==> flow/design.v <==
`timescale 1ns / 1ps
module axi_stream_insert_header 
#(
	parameter 		DATA_WD = 32,
	parameter 		DATA_BYTE_WD = DATA_WD / 8,
	parameter 		BYTE_CNT_WD = $clog2(DATA_BYTE_WD)
)(
	input 			clk,
	input 			rst_n,
	input 							valid_in,
	input 	[DATA_WD-1 : 0] 				data_in,
	input 	[DATA_BYTE_WD-1 : 0] 				keep_in,
	input 							last_in,
	output 							ready_in,
	output 							valid_out,
	output 	[DATA_WD-1 : 0] 				data_out,
	output 	[DATA_BYTE_WD-1 : 0] 				keep_out,
	output 							last_out,
	input 							ready_out,
	input 							valid_insert,
	input 	[DATA_WD-1 : 0] 				data_insert,
	input 	[DATA_BYTE_WD-1 : 0] 				keep_insert,
	input	[BYTE_CNT_WD-1 : 0]				byte_insert_cnt,
	output 							ready_insert
);
function integer clog2(input integer number);
begin
	for(clog2 = 0 ; number > 0 ; clog2 = clog2 + 1)
		number = number << 1;
end
endfunction
wire 	insert_flag;
wire p_last_in_pulse;
wire	w_in_active;
wire	w_out_active;
reg						cnt;
reg						r_ready_insert;
reg	[DATA_WD-1:0]		r_header_data_out;
reg	[DATA_BYTE_WD-1:0]	r_keep_insert;
reg	[DATA_WD-1:0]		r_data_out1;
reg	[DATA_WD-1:0]		r_data_out2;
reg						r_last_in1;
reg						r_last_in2;
reg [DATA_WD-1:0]		r_keep_in;
reg	[1:0]				r_last_out_flag;
reg	[DATA_WD-1:0]		r_keep_out;
assign ready_insert = r_ready_insert;
assign insert_flag = valid_insert && ready_insert;
assign data_out = (valid_out && ready_out)?r_header_data_out:r_data_out2;
assign keep_out = r_keep_out;
assign	w_in_active = valid_in && ready_in;
assign	w_out_active = valid_out &&ready_out;
always@(posedge clk or negedge rst_n)begin
	if(!rst_n)
		r_ready_insert <= 'd0;
	else if(insert_flag)
		r_ready_insert <= 'd0;
	else
		r_ready_insert <= 'd1;
end
always@(posedge  clk or negedge rst_n)begin
	if(!rst_n)
		r_keep_insert <= 0;
	else if(insert_flag)
		r_keep_insert <= keep_insert;
	else
		r_keep_insert <= r_keep_insert;
end
always@(posedge  clk or negedge rst_n)begin
	if(!rst_n)begin
		r_data_out1 <= 'd0;
		r_data_out2 <= 'd0;
	end
	else if(w_in_active)begin
		r_data_out1 <= data_in;
		r_data_out2 <= r_data_out1;
	end
	else begin
		r_data_out1 <= r_data_out1;
		r_data_out2 <= r_data_out2;
	end
end
always@(posedge  clk or negedge rst_n)begin
	if(!rst_n)
		r_keep_in <= 0;
	else if(last_in)
		r_keep_in <= keep_in;
	else
		r_keep_in <= r_keep_in;
end
always@(posedge  clk or negedge rst_n)begin
	if(!rst_n)begin
		r_last_in1 <= 'd0;
		r_last_in2 <= 'd0;
	end
	else begin
		r_last_in1 <= last_in;
		r_last_in2 <= r_last_in2;
	end
end
assign p_last_in_pulse = ~r_last_in1 && r_last_in2;
assign ready_in = ~p_last_in_pulse;
always@(posedge  clk or negedge rst_n)begin
	if(!rst_n)
		r_header_data_out <= 0;
	else if(insert_flag)
		case(keep_insert)
			4'b1111:r_header_data_out <= data_insert;
			4'b0111:r_header_data_out <= {data_insert[23:0],r_data_out1[31:24]};
			4'b0011:r_header_data_out <= {data_insert[15:0],r_data_out1[31:16]};
			4'b0001:r_header_data_out <= {data_insert[7:0],r_data_out1[31:8]};
		default:r_header_data_out <= r_header_data_out;
		endcase
	else
		case(r_keep_insert)
			4'b1111:r_header_data_out <= r_data_out2;
			4'b0111:r_header_data_out <= {r_data_out2[23:0],r_data_out1[31:24]};
			4'b0011:r_header_data_out <= {r_data_out2[15:0],r_data_out1[31:16]};
			4'b0001:r_header_data_out <= {r_data_out2[7:0],r_data_out1[31:8]};
		default:r_header_data_out <= r_data_out2;
		endcase
end
always@(posedge  clk or negedge rst_n)begin
	if(!rst_n)
		r_last_out_flag <= 2'b0;
	else
		r_last_out_flag <= {r_last_out_flag[0],p_last_in_pulse};
end
assign last_out = ~r_last_out_flag[0] & r_last_out_flag[1];
always@(posedge  clk or negedge rst_n)begin
	if(!rst_n)
		r_keep_out <= 0;
	else if(last_out)
		case(r_keep_insert)
			4'b1111:r_keep_out <= r_keep_in;
			4'b0111:r_keep_out <= r_keep_in << 1;
			4'b0011:r_keep_out <= r_keep_in << 2;
			4'b0001:r_keep_out <= r_keep_in << 3;
		endcase
	else if(valid_out)
		r_keep_out <= 4'b1111;
end
assign valid_out = 'd1;
endmodule
==> Reports on axi_stream_insert_header <==
The steps from the RTL of axi_stream_insert_header to its reports follow in flow order.
Line numbers count from 1 in the design file above.
Cell names lack the library's common part.
{ "inputs": {"top_module": "axi_stream_insert_header", "clock_port": "clk", "cell_library": "sky130hd", "pvt_corner": "tt_025C_1v80"} }

==> After elaboration <==
Counts by Yosys on the flattened word-level netlist (proc, flatten, opt, wreduce; memories kept). Register bits leave out memories and registers merged into their read ports (data or address). Print and check cells are left out. Cells with the same type and inputs are merged into one.
{ "word_totals": {"latch_bits": 0, "mem_bits_ro": 0, "reg_bits": 102, "mem_count": 0, "wordCells": 20, "out_inout_bits": 40, "ramBits": 0, "clocked_rd_ports_x_width": 0, "input_bits": 80} }
{ "op_classes": {"cmp": 0, "n_eq": 8, "n_mul": 0, "n_mux": 5, "n_div": 0, "addsub": 0, "shifts": 0, "logic": 0, "reduce_and_logical": 1} }
{ "op_table": {"columns": ["cell", "count"], "rows": [
  ["32-bit parallel mux with 4-bit select", 1],
  ["32-bit parallel mux with 3-bit select", 1],
  ["32-bit 2-to-1 mux", 2],
  ["4-bit by 1-bit == test with 1-bit output with constant B", 2],
  ["4-bit by 2-bit == test with 1-bit output with constant B", 2],
  ["4-bit by 3-bit == test with 1-bit output with constant B", 2],
  ["5-bit by 1-bit inequality test with 1-bit output with constant B", 1],
  ["4-bit == test with constant B", 1],
  ["1-bit logical AND", 1],
  ["1-bit 2-to-1 mux", 1]
]} }

==> Logic depth <==
Yosys ltp: most cells in a row. Word level: on the elaborated netlist, between registers, memories and ports. Mapped: between sequential cells and ports; inverters and the memories' decode and read muxes count.
{ "logic_depth": {"word_depth": 3, "ABC_AREA": 0, "depth_mapped": 7, "mapped_depth_nobuf": 4} }

==> Mapped cells and area <==
Source: synth_stat.txt of the flow (Yosys; design flattened, memories mapped). It holds for the ABC_AREA given above (unset counts as 0); a run with the other value may have another netlist.
{ "types": {"columns": ["cell_type", "count", "area_total_um2"], "rows": [
  ["dfrtp_1", 102, 2.55E+03],
  ["mux2_2", 96, 1.08E+03],
  ["mux2i_1", 32, 320.307],
  ["a221oi_1", 25, 218.96],
  ["nand4bb_1", 18, 202.694],
  ["nand2_1", 50, 187.68],
  ["a21oi_1", 37, 185.178],
  ["o221a_2", 14, 157.651],
  ["o2bb2ai_1", 18, 157.651],
  ["a221oi_2", 10, 150.144],
  ["a211oi_1", 17, 127.622],
  ["buf_2", 22, 110.106],
  ["clkbuf_1", 29, 108.854],
  ["a21o_1", 13, 97.594],
  ["a31oi_1", 14, 87.584],
  ["buf_4", 11, 82.579],
  ["inv_1", 20, 75.072],
  ["a222oi_1", 7, 70.067]
]} }
Not listed: further types 24, cells in them 80.
{ "mapped": {"synth_area_um2": 6570.1, "buffers": 70, "ffs": 102, "seq_area_um2": 2552.4, "stdcells": 615} }

==> Path before layout <==
Path of least setup slack by OpenSTA after synthesis, without wires, with an ideal clock, recovery checks aside; 20% of the period is set as input and as output delay. Where synthesis merged equal registers, the netlist keeps one of their names.
{ "synth_timing": {"path_kind": "input-to-output", "start": "in ready_out", "end": "out data_out[10]", "required_ns": 1.192, "clock_period_ns": 1.49, "launch_ns": 0.298, "path_delay_ns": 0.914, "stages": 3, "out_delay_ns": 0.298, "path_slack_ns": -0.020, "arrival_time_ns": 1.212, "input_delay_ns": 0.298, "n_path_buf": 2, "period_less_setup_slack_ns": 1.51} }
"path_delay_ns" is the arrival time less input delay plus setup time.
A path that ends at an output port has no setup time.
"stages" counts driving pins, that of a launching flip-flop among them; a cell with two outputs on the path counts twice.
"period_less_setup_slack_ns" = period - worst setup slack (recovery checks aside). The figure is calculated, with input and output delays left at 20% of the set period.
Between the ends stands the longest chain of elaborated cells between them, by number of cells; it is not shown to be the way that was timed. Of several equally long chains one is given.
Each line given opens the expression or statement behind the cell; cells for indexed reads and writes are added by Yosys, which also makes memories of some case tables.
{ "synth_via": {"path_cell_list": "clkbuf_1 > buf_1 > mux2_2", "elab_chain_len": 1, "cone_cells": 1, "cone_lines": 1, "classes_between": "mux (1)"} }
{ "synth_rtl": {"columns": ["item", "line_no", "source"], "rows": [
  ["start: declaration", 19, "input ready_out,"],
  ["32-bit 2-to-1 mux", 49, "assign data_out = (valid_out && ready_out)?r_header_data_out:r_data_out2;"],
  ["end: declaration", 16, "output [DATA_WD-1 : 0] data_out,"]
]} }

==> Worst path after layout <==
From the final timing report of flow run A: the path of least setup slack in the routed layout; clock arrival at registers is part of the times.
{ "layout_timing": {"path_kind": "reg-to-reg", "start": "reg r_keep_insert[2]", "end": "reg r_header_data_out[3]", "arrival_time_ns": 1.88, "clock_period_ns": 1.56, "path_slack_ns": -0.03, "n_path_buf": 3, "stages": 7, "setup_time_ns": 0.10, "required_ns": 1.84, "launch_ns": 0.39} }
Between the ends stands the longest chain of elaborated cells between them, by number of cells; it is not shown to be the way that was timed. Of several equally long chains one is given.
A register here has more assigning lines than the two given.
{ "layout_via": {"path_cell_list": "dfrtp_2 > buf_6 > buf_6 > clkbuf_16 > mux2i_1 > o21ai_1 > o221a_2", "elab_chain_len": 3, "cone_cells": 5, "classes_between": "eq/ne (3); mux (2)"} }
{ "layout_rtl": {"columns": ["item", "line_no", "source"], "rows": [
  ["start: declaration", 39, "reg [DATA_BYTE_WD-1:0] r_keep_insert;"],
  ["start: assignment", 65, "r_keep_insert <= keep_insert;"],
  ["start: assignment", 67, "r_keep_insert <= r_keep_insert;"],
  ["4-bit by 1-bit == test with 1-bit output", 115, "case(r_keep_insert)"],
  ["32-bit parallel mux with 3-bit select", 115, null],
  ["32-bit 2-to-1 mux", 106, "else if(insert_flag)"],
  ["end: assignment", 108, "4'b1111:r_header_data_out <= data_insert;"],
  ["end: assignment", 109, "4'b0111:r_header_data_out <= {data_insert[23:0],r_data_out1[31:24]};"],
  ["end: declaration", 38, "reg [DATA_WD-1:0] r_header_data_out;"]
]} }

Add stored flow runs of axi_stream_insert_header

Module axi_stream_insert_header, platform sky130hd: 2 stored runs of the flow (Yosys, OpenROAD) with differing settings, in no particular order. Input and output delays are each 20% of the period that was set; the output load is 0.01 pF.
"worst setup path time": the worst setup path's part of the clock period (all of it between registers, 20% less for each end at a port) less its slack. A launch clock that arrives late makes it longer, a capture clock that arrives late makes it shorter.

==> flow run A: settings <==
{ "period_ns": 1.56, "CORE_UTILIZATION": 60, "CAP_MARGIN": 20, "CORE_MARGIN": 2, "SLEW_MARGIN": 20 }
==> flow run A: results <==
post-route setup TNS: -0.255 ns
setup slack of the worst path: -0.035 ns
worst setup path time: 1.59 ns
type of the worst setup path: reg-to-reg
standard-cell area after layout: 9,150.0 um2
cell area after synthesis: 6,570.1 um2
die outline area: 11,802.6 um2

==> flow run B: settings <==
{ "period_ns": 1.73, "CORE_UTILIZATION": 38, "SETUP_SLACK_MARGIN": 0.21, "PLACE_DENSITY_LB_ADDON": 0.02, "CORE_MARGIN": 2, "CELL_PAD_IN_SITES_GLOBAL_PLACEMENT": 0, "ABC_AREA": 0, "CTS_CLUSTER_SIZE": 63, "CTS_CLUSTER_DIAMETER": 140, "SLEW_MARGIN": 25, "CAP_MARGIN": 20 }
==> flow run B: results <==
die outline area: 18,357.5 um2
setup slack of the worst path: 0.139 ns
worst setup path time: 1.59 ns
type of the worst setup path: reg-to-reg
post-route setup TNS: 0.000 ns
standard-cell area after layout: 9,593.0 um2
cell area after synthesis: 6,570.1 um2
